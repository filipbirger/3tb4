==> flow/design.v <==
module sevenSegDecoder (
    input wire a, b, c, d, e, f,  
    input wire CLK, RST, EN, Key3,
    output reg [6:0] HEX0
);
    reg [6:0] segments;
    reg [3:0] count;
    reg prev_Key3; 
    reg [29:0] thirtycount;
    always @(posedge CLK ) begin
        if (!RST) begin
            count <= 4'b0000;
				thirtycount <= 30'b0000;
            segments <= 7'b1111111; 
            prev_Key3 <= 1'b0; 
        end else begin
            prev_Key3 <= Key3;
            if (EN & prev_Key3 & !Key3 & e) begin
                count <= count + 1'b1; 
            end
            if (f & e) begin
                segments <= 7'b1111111;
            end else if (!f & e) begin
                case (count)
                    4'b0000: segments <= 7'b1000000;  
                    4'b0001: segments <= 7'b1111001;  
                    4'b0010: segments <= 7'b0100100;  
                    4'b0011: segments <= 7'b0110000;  
                    4'b0100: segments <= 7'b0011001;  
                    4'b0101: segments <= 7'b0010010;  
                    4'b0110: segments <= 7'b0000010;  
                    4'b0111: segments <= 7'b1111000;  
                    4'b1000: segments <= 7'b0000000;  
                    4'b1001: segments <= 7'b0010000;  
						  4'b1010: segments <= 7'b0001110;  
						  4'b1011: segments <= 7'b1001111;  
						  4'b1100: segments <= 7'b1000111;  
						  4'b1101: segments <= 7'b1001111;  
						  4'b1110: segments <= 7'b0001100;  
                    default: segments <= 7'b1111111;  
                endcase
            end else if (!f & !e) begin
                segments[0] <= (~a & ~b & ~c & d) | (b & ~c & ~d) | (a & c & d) | (a & b & ~c);
                segments[1] <= (b & ~c & d) | (~a & b & c & ~d) | (a & ~b & c) | (a & b & ~c) | (a & c & d);
                case ({d,c,b,a})
                    4'b0000: segments <= 7'b1000000;  
                    4'b0001: segments <= 7'b1111001;  
                    4'b0010: segments <= 7'b0100100;  
                    4'b0011: segments <= 7'b0110000;  
                    4'b0100: segments <= 7'b0011001;  
                    4'b0101: segments <= 7'b0010010;  
                    4'b0110: segments <= 7'b0000010;  
                    4'b0111: segments <= 7'b1111000;  
                    4'b1000: segments <= 7'b0000000;  
                    4'b1001: segments <= 7'b0010000;  
						  4'b1010: segments <= 7'b0001110;  
						  4'b1011: segments <= 7'b1001111;  
						  4'b1100: segments <= 7'b1000111;  
						  4'b1101: segments <= 7'b1001111;  
						  4'b1110: segments <= 7'b0001100;  
                    default: segments <= 7'b1111111;  
                endcase
            end else if ( f & !e) 
            begin
                     if (EN) begin
                        thirtycount<= thirtycount + 1'b1;
                        if (!RST) begin
                        thirtycount<=30'b0;
                    end 
                    end
                    case (thirtycount[29:26])
                    4'b0000: segments <= 7'b1000000;  
                    4'b0001: segments <= 7'b1111001;  
                    4'b0010: segments <= 7'b0100100;  
                    4'b0011: segments <= 7'b0110000;  
                    4'b0100: segments <= 7'b0011001;  
                    4'b0101: segments <= 7'b0010010;  
                    4'b0110: segments <= 7'b0000010;  
                    4'b0111: segments <= 7'b1111000;  
                    4'b1000: segments <= 7'b0000000;  
                    4'b1001: segments <= 7'b0010000;  
                    4'b1010: segments <= 7'b0001110;  
						  4'b1011: segments <= 7'b1001111;  
						  4'b1100: segments <= 7'b1000111;  
						  4'b1101: segments <= 7'b1001111;  
						  4'b1110: segments <= 7'b0001100;  
                    default: segments <= 7'b1111111;  
                        endcase
            end  
        end
    end
    always @(segments) begin
        HEX0 <= segments;
    end
endmodule
==> Step by step through the tools: sevenSegDecoder <==
Tool output for the design above, in the order of the flow.
Lines are those of the file above, counted from 1.
Cell names lack the library's common part.
{ "setup": {"top": "sevenSegDecoder", "clk_port": "CLK", "cell_library": "sky130hd", "lib_corner": "tt_025C_1v80"} }

==> Word level <==
Counts by Yosys on the flattened word-level netlist (proc, flatten, opt, wreduce; memories kept). Print and check cells are left out. Cells with the same type and inputs are merged into one.
Memory sizes are those after Yosys's memory passes, which may raise the word count (mostly to a power of two), join words into wider ones and drop unused or constant bits.
{ "op_classes": {"n_addsub": 2, "mul": 0, "div_mod_pow": 0, "compare": 0, "eq_ne": 0, "shift": 0, "n_mux": 7, "n_logic": 11, "reduce_logical": 6} }
{ "op_table": {"columns": ["cell", "count"], "rows": [
  ["adder 30 x 1 -> 30 bit with constant B", 1],
  ["two-way mux 7 bit", 3],
  ["two-way mux 4 bit", 4],
  ["AND 1 bit", 7],
  ["AND reduction 5 bit", 1],
  ["NOT 1 bit", 4],
  ["adder 4 x 1 -> 4 bit with constant B", 1],
  ["zero test 1 bit", 3],
  ["nonzero test 3 bit", 1],
  ["OR reduction 2 bit", 1]
]} }
{ "bits": {"register_bits": 42, "latch_bits": 0, "ramBits": 0, "romBits": 336, "clocked_rd_ports_x_width": 14, "memories": 3, "inputBits": 10, "out_inout_bits": 7, "elab_cells": 33} }
{ "memory_table": {"columns": ["name", "words", "word_bits", "read_ports", "write_ports", "line_no", "rtl"], "rows": [
  ["(name not given)", 16, 7, 1, 0, 24, "case (count)"],
  ["(name not given)", 16, 7, 1, 0, 45, "case ({d,c,b,a})"],
  ["(name not given)", 16, 7, 1, 0, 71, "case (thirtycount[29:26])"]
]} }

==> Depth <==
Longest topological path by Yosys (ltp), each cell counted once; first at word level (registers and memories cut), then after technology mapping (sequential cells cut; the memories' decode and read muxes count).
{ "depth": {"depth_word": 6, "ABC_AREA": 1, "depth_mapped": 15, "mapped_depth_nobuf": 15} }

==> Mapped cells and area <==
Source: synth_stat.txt of the flow (Yosys; design flattened, memories mapped). It holds for the ABC_AREA given above (unset counts as 0); a run with the other value may have another netlist.
{ "synth_totals": {"cell_count": 429, "area_um2": 3156.8, "seqArea_um2": 1121.1, "ffs": 56} }
{ "types": {"columns": ["type", "count"], "rows": [
  ["dfxtp_1", 56],
  ["nand2_1", 109],
  ["ha_1", 17],
  ["nor2_1", 41],
  ["inv_1", 40],
  ["nand3_1", 29],
  ["o21ai_0", 23],
  ["nand4_1", 17],
  ["nor2_4", 8],
  ["a21oi_1", 16],
  ["nand3_4", 4],
  ["xor2_1", 8],
  ["nor2_2", 10],
  ["nand2_2", 7],
  ["nand3_2", 4],
  ["nor3_1", 8],
  ["nand2_4", 3],
  ["nor2_8", 1]
]} }
Not listed: further types 18, cells in them 28.

==> Worst setup path after synthesis <==
OpenSTA on the mapped netlist: ideal clock, no wires. The path of least setup slack (recovery checks aside). Input and output delay are each 20% of the period. Register names are those of the netlist, which keeps one name where synthesis merged equal registers.
{ "synth_timing": {"path_type": "input to register", "start": "input port e", "end": "register (no name shown)", "clock_period_ns": 4.51, "arrival_ns": 2.228, "path_slack_ns": 2.168, "delay_ns": 1.439, "stages": 13, "path_buffers": 0, "period_less_setup_slack_ns": 2.342} }
"delay_ns" = arrival - input delay + setup time.
"stages" counts driving pins, that of a launching flip-flop among them; a cell with two outputs on the path counts twice.
"period_less_setup_slack_ns" = period - worst setup slack (recovery checks aside). The figure is calculated, with input and output delays left at 20% of the set period.
{ "synth_between": {"path_cell_list": "inv_2 -> nand3_4 -> nor2_4 -> nand2_2 -> nor2_4 -> nand3_1 -> nand3_2 -> inv_1 -> ha_1 -> inv_1 -> nand4_1 -> nand3_1 -> nand2_1"} }
{ "synth_lines": {"columns": ["item", "line_no", "rtl"], "rows": [
  ["start: declaration", 2, "input wire a, b, c, d, e, f,"]
]} }
Chain of elaborated cells between the ends: none given.

==> Worst path after layout <==
Path of least setup slack in the final report of stored run 1 (OpenROAD, finished layout, wires in). Where an end is a register, its clock arrival counts in the times.
{ "layout_timing": {"path_type": "input to register", "start": "input port EN", "end": "register (no name shown)", "clock_period_ns": 2.88, "arrival_ns": 2.58, "path_slack_ns": 0.49, "stages": 13, "path_buffers": 1} }
{ "layout_between": {"path_cell_list": "clkdlybuf4s50_1 -> nand2_1 -> nor2_4 -> nand3_1 -> nor2_2 -> a21oi_1 -> nor2_2 -> inv_1 -> ha_1 -> inv_1 -> nand4_1 -> nand3_1 -> nand2_1"} }
{ "layout_lines": {"columns": ["item", "line_no", "rtl"], "rows": [
  ["start: declaration", 3, "input wire CLK, RST, EN, Key3,"]
]} }
Chain of elaborated cells between the ends: none given.

Subject: flow runs of sevenSegDecoder

Hi,

Measured data: module sevenSegDecoder, platform sky130hd, 2 stored runs of the flow under differing settings, order arbitrary. Input and output delays are each 20% of the period that was set; the output load is 0.01 pF.
"achieved clock period (ns)" means the clock period less the worst setup slack. The figure is calculated, with input and output delays left at 20% of the set period.
By "worst setup path time (ns)" is meant the share of the clock period that the worst setup path is allowed (20% is reserved at inputs, 20% at outputs), minus its slack. Clock arrival times at its registers enter into it.
"finish__power__total" is the tool's figure for a default switching activity; nothing was simulated.

settings of stored run 1
{
  "period_ns": 2.88,
  "CORE_UTILIZATION": 16,
  "SETUP_SLACK_MARGIN": 0.19,
  "PLACE_DENSITY_LB_ADDON": 0.02,
  "TNS_END_PERCENT": 65,
  "ABC_AREA": 1,
  "GPL_TIMING_DRIVEN": 1,
  "CTS_CLUSTER_DIAMETER": 90,
  "MAX_ROUTING_LAYER": "met5",
  "CAP_MARGIN": 20,
  "CORE_MARGIN": 2,
  "SLEW_MARGIN": 20
}
report of stored run 1
yosys chip area after synthesis (um^2): 3156.8
finish__design__die__area: 20870.1
finish__design__instance__area__stdcell: 3863.7
finish__design__instance__utilization: 0.1992
finish__timing__setup__ws: 0.490
finish__timing__setup__tns: 0.000
finish__timing__hold__ws: 0.468
finish__power__total: 1.622e-03
achieved clock period (ns): 2.390
worst setup path time (ns): 1.81
worst setup path kind: input to register

settings of stored run 2
{
  "period_ns": 6.15,
  "CORE_UTILIZATION": 24,
  "TNS_END_PERCENT": 60,
  "ABC_AREA": 1,
  "GPL_ROUTABILITY_DRIVEN": 0,
  "CTS_CLUSTER_DIAMETER": 34,
  "CAP_MARGIN": 5,
  "SLEW_MARGIN": 25,
  "MAX_ROUTING_LAYER": "met4",
  "CORE_MARGIN": 2
}
report of stored run 2
yosys chip area after synthesis (um^2): 3156.8
finish__design__die__area: 14086.1
finish__design__instance__area__stdcell: 3657.3
finish__design__instance__utilization: 0.2875
finish__timing__setup__ws: 2.700
finish__timing__setup__tns: 0.000
finish__timing__hold__ws: 0.464
finish__power__total: 7.074e-04
achieved clock period (ns): 3.450
worst setup path time (ns): 2.22
worst setup path kind: input to register

Regards
